==> flow/design.v <==
module ghrAndPendingB (
    input fire,
    input rst,
    input[7:0] i_newPendingB_8,
    input i_predictGotJ,
    input[2:0] i_passBNum_3,
    output[7:0] o_pendingB_8,
    output[19:0] o_globalHistoryRegister_20
);
    reg[7:0] r_pendingB_8;
    reg[19:0] r_globalHistoryRegister_20;
    assign o_globalHistoryRegister_20 = r_globalHistoryRegister_20;
    assign o_pendingB_8 = r_pendingB_8;
    wire[19:0] rightShift,correctRightShift;
    assign rightShift = r_globalHistoryRegister_20 >> (i_newPendingB_8-1);
    assign correctRightShift = {rightShift[19:1],~rightShift[0]};
    always @(posedge fire or negedge rst) begin
        if(!rst)begin
            r_pendingB_8 <= 0;
            r_globalHistoryRegister_20 <= 0;
        end
        else begin
            r_pendingB_8 <= i_newPendingB_8;
            r_globalHistoryRegister_20 <= (i_passBNum_3 != 3'b111)?
            ((r_globalHistoryRegister_20 << i_passBNum_3) | i_predictGotJ) :
            correctRightShift;
        end
    end
endmodule
* Tool chain data of ghrAndPendingB
The steps from the RTL of ghrAndPendingB to its reports follow in flow order. Line numbers count from 1 in the design file above. Library cell names are shortened. Not given: n/a
Design: top ghrAndPendingB, clock port fire, library sky130hd, timing corner tt_025C_1v80

* After elaboration
Counts by Yosys on the flattened word-level netlist (proc, flatten, opt, wreduce; memories kept). Register bits leave out memories and registers merged into their read ports (data or address); mux counts leave out enables and synchronous resets folded into registers. Print and check cells are left out. Cells with the same type and inputs are merged into one.
Operators by class: bitwise gates (word level) 2, mux-type cells 1, $lt $le $gt $ge 0, add/sub/neg operators 1, multipliers 0, equal/unequal tests 1, divide/modulo/power cells 0, shift operators 2, reduce/logical cells 0
Operator list (number):
- 20-bit by 32-bit right shift with 20-bit output | 1
- 20-bit by 1-bit bitwise OR with 20-bit output | 1
- 20-bit by 3-bit << shifter with 20-bit output | 1
- 20-bit two-way mux | 1
- 8-bit by 1-bit subtractor with 9-bit output (second input constant) | 1
- 3-bit inequality test (second input constant) | 1
- 1-bit inverter | 1
Word-level totals: flip-flop bits (word level) 28, memory bits (writable) 0, bits in read-only memories 0, memories 0, word width x clocked read ports 0, latch bits 0, cells after elaboration 9

* Depth
Longest topological path by Yosys (ltp), each cell counted once; first at word level (registers and memories cut), then after technology mapping (sequential cells cut; the memories' decode and read muxes count).
Depth: depth after elaboration 4, ABC_AREA 0, depth in mapped cells 13, mapped depth without buffers 8

* Mapped cells and area
Yosys stat after the flow's synthesis: flattened, memories mapped to cells. It holds for the ABC_AREA given above (unset counts as 0); a run with the other value may have another netlist.
Synthesis totals: synthesis area 2616.3 sq um, area of sequential cells 700.7 sq um, mapped flip-flops 28, standard cells after synthesis 307
Cells by type:
- dfrtp_1 | number 28, area in all 700.672 sq um
- mux2i_1 | number 39, area in all 390.374 sq um
- mux2_2 | number 18, area in all 202.694 sq um
- nand2_1 | number 44, area in all 165.158 sq um
- mux4_2 | number 5, area in all 112.608 sq um
- nor2_1 | number 21, area in all 78.826 sq um
- clkbuf_1 | number 19, area in all 71.318 sq um
- o21ai_0 | number 14, area in all 70.067 sq um
- a21oi_1 | number 13, area in all 65.062 sq um
- o221ai_1 | number 7, area in all 61.309 sq um
- nor3_1 | number 11, area in all 55.053 sq um
- a31oi_1 | number 7, area in all 43.792 sq um
- o31ai_1 | number 5, area in all 37.536 sq um
- a211oi_1 | number 4, area in all 30.029 sq um
- or4b_1 | number 3, area in all 30.029 sq um
- a2111oi_4 | number 1, area in all 27.526 sq um
- o22ai_1 | number 4, area in all 25.024 sq um
- o31ai_2 | number 2, area in all 25.024 sq um
Not listed: further types 34, cells in them 62.

* Path before layout
OpenSTA on the mapped netlist: ideal clock, no wires. The path of least setup slack (recovery checks aside). Input and output delay are each 20% of the period. Register names are those of the netlist, which keeps one name where synthesis merged equal registers.
Timing path after synthesis: path type input -> register, from in i_newPendingB_8[0], to reg r_globalHistoryRegister_20[6], time at the first pin 0.666 ns, data arrival time 3.377 ns, input delay 0.666 ns, path slack -0.173 ns, stages 12, path buffers 5, clock period 3.33 ns, required time 3.204 ns, path delay 2.837 ns, setup time 0.126 ns, synthesis period reached 3.503 ns
"path delay" is the arrival time less input delay plus setup time. "stages" counts driving pins, that of a launching flip-flop among them; a cell with two outputs on the path counts twice. "synthesis period reached" is the clock period less the worst setup slack; recovery checks do not enter. This is arithmetic on one report: input and output delays are still those of the set period (20% each). Between the ends stands the longest chain of elaborated cells between them, by number of cells; it is not shown to be the way that was timed. Of several equally long chains one is given. Each line given opens the expression or statement behind the cell; cells for indexed reads and writes are added by Yosys, which also makes memories of some case tables.
Between the ends, after synthesis: cells stage by stage clkbuf_1 -> inv_1 -> clkbuf_1 -> ha_1 -> buf_2 -> buf_2 -> clkbuf_1 -> mux2i_1 -> nand3_1 -> a221oi_1 -> a21oi_1 -> a221o_1, cells in the longest elaborated chain 3, elaborated cells between the ends (all ways) 3
RTL lines, path after synthesis:
- start: declaration | RTL line 4 | input[7:0] i_newPendingB_8,
- 8-bit by 1-bit subtractor with 9-bit output | RTL line 15 | assign rightShift = r_globalHistoryRegister_20 >> (i_newPendingB_8-1);
- 20-bit by 32-bit right shift with 20-bit output | RTL line 15
- 20-bit two-way mux | RTL line 24 | r_globalHistoryRegister_20 <= (i_passBNum_3 != 3'b111)?
- end: assignment | RTL line 20 | r_globalHistoryRegister_20 <= 0;
- end: assignment | RTL line 24
- end: declaration | RTL line 11 | reg[19:0] r_globalHistoryRegister_20;

* Timing after layout
From the final timing report of run A: the path of least setup slack in the routed layout; clock arrival at registers is part of the times.
Timing path after layout: path type input -> register, from in i_newPendingB_8[0], to reg r_globalHistoryRegister_20[13], data arrival time 3.45 ns, path slack 0.61 ns, time at the first pin 0.79 ns, clock period 3.94 ns, required time 4.06 ns, setup time 0.15 ns, stages 10, input delay 0.79 ns, path buffers 2
Between the ends stands the longest chain of elaborated cells between them, by number of cells; it is not shown to be the way that was timed. Of several equally long chains one is given.
Between the ends, after layout: cells stage by stage clkdlybuf4s50_1 -> inv_1 -> ha_1 -> buf_4 -> mux2i_1 -> o21ai_0 -> o211ai_1 -> nor2_1 -> o21ai_0 -> o221ai_1, cells in the longest elaborated chain 3, elaborated cells between the ends (all ways) 3
RTL lines, path after layout:
- start: declaration | RTL line 4 | input[7:0] i_newPendingB_8,
- 8-bit by 1-bit subtractor with 9-bit output | RTL line 15 | assign rightShift = r_globalHistoryRegister_20 >> (i_newPendingB_8-1);
- 20-bit by 32-bit right shift with 20-bit output | RTL line 15
- 20-bit two-way mux | RTL line 24 | r_globalHistoryRegister_20 <= (i_passBNum_3 != 3'b111)?
- end: assignment | RTL line 20 | r_globalHistoryRegister_20 <= 0;
- end: assignment | RTL line 24
- end: declaration | RTL line 11 | reg[19:0] r_globalHistoryRegister_20;

==> runs of ghrAndPendingB <==
Measured results for ghrAndPendingB: 2 stored runs of the Yosys and OpenROAD flow on sky130hd. The settings differ; the order carries no meaning. The constraints put input and output delay at 20% of the set period each and load the outputs with 0.01 pF.
"achieved clock period" = clock period - worst setup slack. The figure is calculated, with input and output delays left at 20% of the set period.
"worst setup path time" is the time allowed to the run's worst setup path (the clock period less input and output delay, where it has them) less its slack. Clock arrival times count: a late capture clock shortens it, a late launch clock lengthens it.
"power" rests on the timing tool's default activity at the inputs, not on a simulated workload.
[run A] settings: period_ns=3.94, CORE_UTILIZATION=16, CAP_MARGIN=20, CORE_MARGIN=2, SLEW_MARGIN=20
[run A] result: chip area after synthesis (Yosys) 2616.3 sq um, die area 17391.0 sq um, standard-cell area of the final layout 3449.6 sq um, utilization 0.216, worst setup slack after layout 0.607 ns, total negative slack 0.000 ns, worst hold slack 0.665 ns, power 1160 µW, achieved clock period 3.333 ns, worst setup path time 2.54 ns, worst setup path kind input -> register
[run B] settings: period_ns=5.02, CORE_UTILIZATION=43, PLACE_DENSITY_LB_ADDON=0.24, CORE_ASPECT_RATIO=0.67, GPL_TIMING_DRIVEN=1, CTS_CLUSTER_DIAMETER=388, SLEW_MARGIN=20, MAX_ROUTING_LAYER=met4, CAP_MARGIN=20, CORE_MARGIN=2
[run B] result: chip area after synthesis (Yosys) 2616.3 sq um, die area 6736.7 sq um, standard-cell area of the final layout 3166.8 sq um, utilization 0.534, worst setup slack after layout 1.160 ns, total negative slack 0.000 ns, worst hold slack 0.705 ns, power 841.2 µW, achieved clock period 3.860 ns, worst setup path time 2.86 ns, worst setup path kind input -> register
