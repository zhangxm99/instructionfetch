==> flow/design.v <==
module bcorrect (
    input fire,
    input rst,
    input[41:0] i_data,
    output[2:0] o_counter,
    output[31:0] o_correctpc,
    output[7:0] o_errPos
);
    reg[2:0] counter;
    reg[31:0] correctpc;
    reg[7:0] errPos;
    assign o_correctpc = correctpc;
    assign o_counter = counter;
    assign o_errPos = errPos;
    always @(posedge fire or negedge rst) begin
        if(!rst)begin
            counter <= 0;
            correctpc <= 0;
            errPos <= 0;
        end
        else begin
            counter <= i_data[40] == 1?counter+1:0;
            correctpc <= i_data[39:8];
            errPos <= i_data[7:0];
        end
    end
endmodule
# Tool chain data of bcorrect
# Tool output for the design above, in the order of the flow.
# Line numbers count from 1 in the design file above.
# Operators carry their Yosys type and port widths (W data, S select, Z words).
inputs:
  design: "bcorrect"
  clock_port: "fire"
  cell_library: "sky130hd"
  corner: "tt_025C_1v80"

# After elaboration
# Source: Yosys, flattened and elaborated, memories not mapped. Widths are those after wreduce; folded enables and synchronous resets count as part of the registers. Registers that Yosys merges into a memory's read port (data or address) are not register bits. Print and check cells do not count. Equal cells are merged and count once.
bits:
  elab_cells: 5
  inputBits: 44
  register_bits: 43
  out_inout_bits: 43
op_classes:
  addsub: 1
  mux: 1
op_table:
  columns: ["operator", "count"]
  rows:
  - ["$add A3 B1 Y3 const B", 1]
  - ["$mux W3", 1]

# Longest topological paths
# Depth = most cells in a row (Yosys ltp): at word level without a register or memory, in the mapped netlist without a sequential cell, where the memories' decode and read muxes count.
logic_depth:
  depth_word: 2
  ABC_AREA: 1
  depth_mapped: 4
  ltp_nobuf: 4

# Mapped cells and area
# The flow's flattened synthesis, as Yosys stat reports it; memories are mapped. The netlist is that of the ABC_AREA named above (0 if unset); the other value can give another one.
mapped:
  mapped_area_um2: 1118.6
  seqArea_um2: 1076.0
  ff_cells: 43
  cell_count: 52
  buf_cells: 0
by_type:
  columns: ["cell_type", "count", "type_area_um2"]
  rows:
  - ["sky130_fd_sc_hd__dfrtp_1", 43, 1.08E+03]
  - ["sky130_fd_sc_hd__ha_1", 1, 12.512]
  - ["sky130_fd_sc_hd__nand2_1", 3, 11.261]
  - ["sky130_fd_sc_hd__nor2_1", 3, 11.261]
  - ["sky130_fd_sc_hd__inv_1", 2, 7.507]

# Path before layout
# OpenSTA on the mapped netlist: ideal clock, no wires. The path of least setup slack (recovery checks aside). Input and output delay are each 20% of the period. Register names are those of the netlist, which keeps one name where synthesis merged equal registers.
synth_timing:
  path_type: "register -> register"
  from: "reg counter[0]"
  to: "reg counter[1]"
  setup_slack_ns: 0.272
  required_time_ns: 1.057
  arrival_time_ns: 0.785
  period_ns: 1.17
  n_path_buf: 0
  path_stages: 4
  delay_ns: 0.898
  launch_ns: 0.000
  setup_time_ns: 0.113
  period_less_setup_slack_ns: 0.898
# "delay_ns" = arrival - input delay + setup time.
# "path_stages": output pins that drive a net of the path, with the launching flip-flop's if there is one; two outputs of one cell count as two.
# "period_less_setup_slack_ns" = period - worst setup slack (recovery checks aside). The figure is calculated, with input and output delays left at 20% of the set period.
# The rows between start and end are the longest chain of elaborated cells between them; the timing report does not say that the signal goes this way. Where chains are equally long, one stands for them.
# A line is the first line of the expression or statement that the cell stems from. Yosys adds cells for indexed reads and writes and turns some case tables into memories.
synth_between:
  cell_sequence: "sky130_fd_sc_hd__dfrtp_1 sky130_fd_sc_hd__ha_1 sky130_fd_sc_hd__nand2_1 sky130_fd_sc_hd__inv_1"
  elab_chain_cells: 2
  cone_cells: 2
  lines_between: 1
  classes_between: "add/sub: 1; mux: 1"
synth_lines:
  columns: ["element", "line", "rtl"]
  rows:
  - ["start: declaration", 9, "reg[2:0] counter;"]
  - ["start: assignment", 17, "counter <= 0;"]
  - ["start: assignment", 22, "counter <= i_data[40] == 1?counter+1:0;"]
  - ["$add A3 B1 Y3", 22, null]
  - ["$mux W3", 22, null]
  - ["end: assignment", 17, null]
  - ["end: assignment", 22, null]
  - ["end: declaration", 9, null]

Subject: flow runs of bcorrect

Hi,

bcorrect through Yosys and OpenROAD on sky130hd: 2 stored runs, unordered, with their settings. The constraints put input and output delay at 20% of the set period each and load the outputs with 0.01 pF.

--- flow run 1 ---
==> flow/run.sh <==
#!/bin/bash
# the make line also repeats the synthesis and layout settings of config.mk as NAME=value (left out here)
make -C /OpenROAD-flow-scripts/flow DESIGN_CONFIG=/design/flow/config.mk WORK_HOME=/design/flow/orfs CLKGATE_MAP_FILE= finish
==> flow/config.mk <==
export PLATFORM = sky130hd
export DESIGN_NAME = bcorrect
export DESIGN_NICKNAME = bcorrect
export VERILOG_FILES = /design/flow/design.v
export SDC_FILE = /design/flow/constraint.sdc
export NUM_CORES = 4
export LEC_CHECK = 0
export ABC_AREA = 1
export CAP_MARGIN = 20
export CELL_PAD_IN_SITES_DETAIL_PLACEMENT = 2
export CELL_PAD_IN_SITES_GLOBAL_PLACEMENT = 2
export CORE_MARGIN = 9
export CORE_UTILIZATION = 62
export CTS_CLUSTER_SIZE = 70
export GPL_TIMING_DRIVEN = 0
export MIN_ROUTING_LAYER = met1
export PLACE_DENSITY_LB_ADDON = 0.27
export SLEW_MARGIN = 20
==> flow/constraint.sdc <==
create_clock -name core_clock -period 0.891 [get_ports {fire}]
set_input_delay 0.1782 -clock core_clock [delete_from_list [all_inputs] [get_ports {fire}]]
set_output_delay 0.1782 -clock core_clock [all_outputs]
set_load 0.01 [all_outputs]

==> results, as YAML <==
outcome: "incomplete, placement halted on FLW-0024"

--- flow run 2 ---
==> flow/run.sh <==
#!/bin/bash
# the make line also repeats the synthesis and layout settings of config.mk as NAME=value (left out here)
make -C /OpenROAD-flow-scripts/flow DESIGN_CONFIG=/design/flow/config.mk WORK_HOME=/design/flow/orfs CLKGATE_MAP_FILE= finish
==> flow/config.mk <==
export PLATFORM = sky130hd
export DESIGN_NAME = bcorrect
export DESIGN_NICKNAME = bcorrect
export VERILOG_FILES = /design/flow/design.v
export SDC_FILE = /design/flow/constraint.sdc
export NUM_CORES = 4
export LEC_CHECK = 0
export CAP_MARGIN = 15
export CELL_PAD_IN_SITES_DETAIL_PLACEMENT = 0
export CORE_ASPECT_RATIO = 0.57
export CORE_MARGIN = 2
export CORE_UTILIZATION = 70
export CTS_CLUSTER_SIZE = 81
export GPL_TIMING_DRIVEN = 1
export HOLD_SLACK_MARGIN = 0.3
export MIN_ROUTING_LAYER = met2
export PLACE_DENSITY = 0.63
export SLEW_MARGIN = 20
==> flow/constraint.sdc <==
create_clock -name core_clock -period 0.894 [get_ports {fire}]
set_input_delay 0.1788 -clock core_clock [delete_from_list [all_inputs] [get_ports {fire}]]
set_output_delay 0.1788 -clock core_clock [all_outputs]
set_load 0.01 [all_outputs]

==> results, as YAML <==
outcome: "incomplete, floorplanning halted on PDN-0185"

Regards
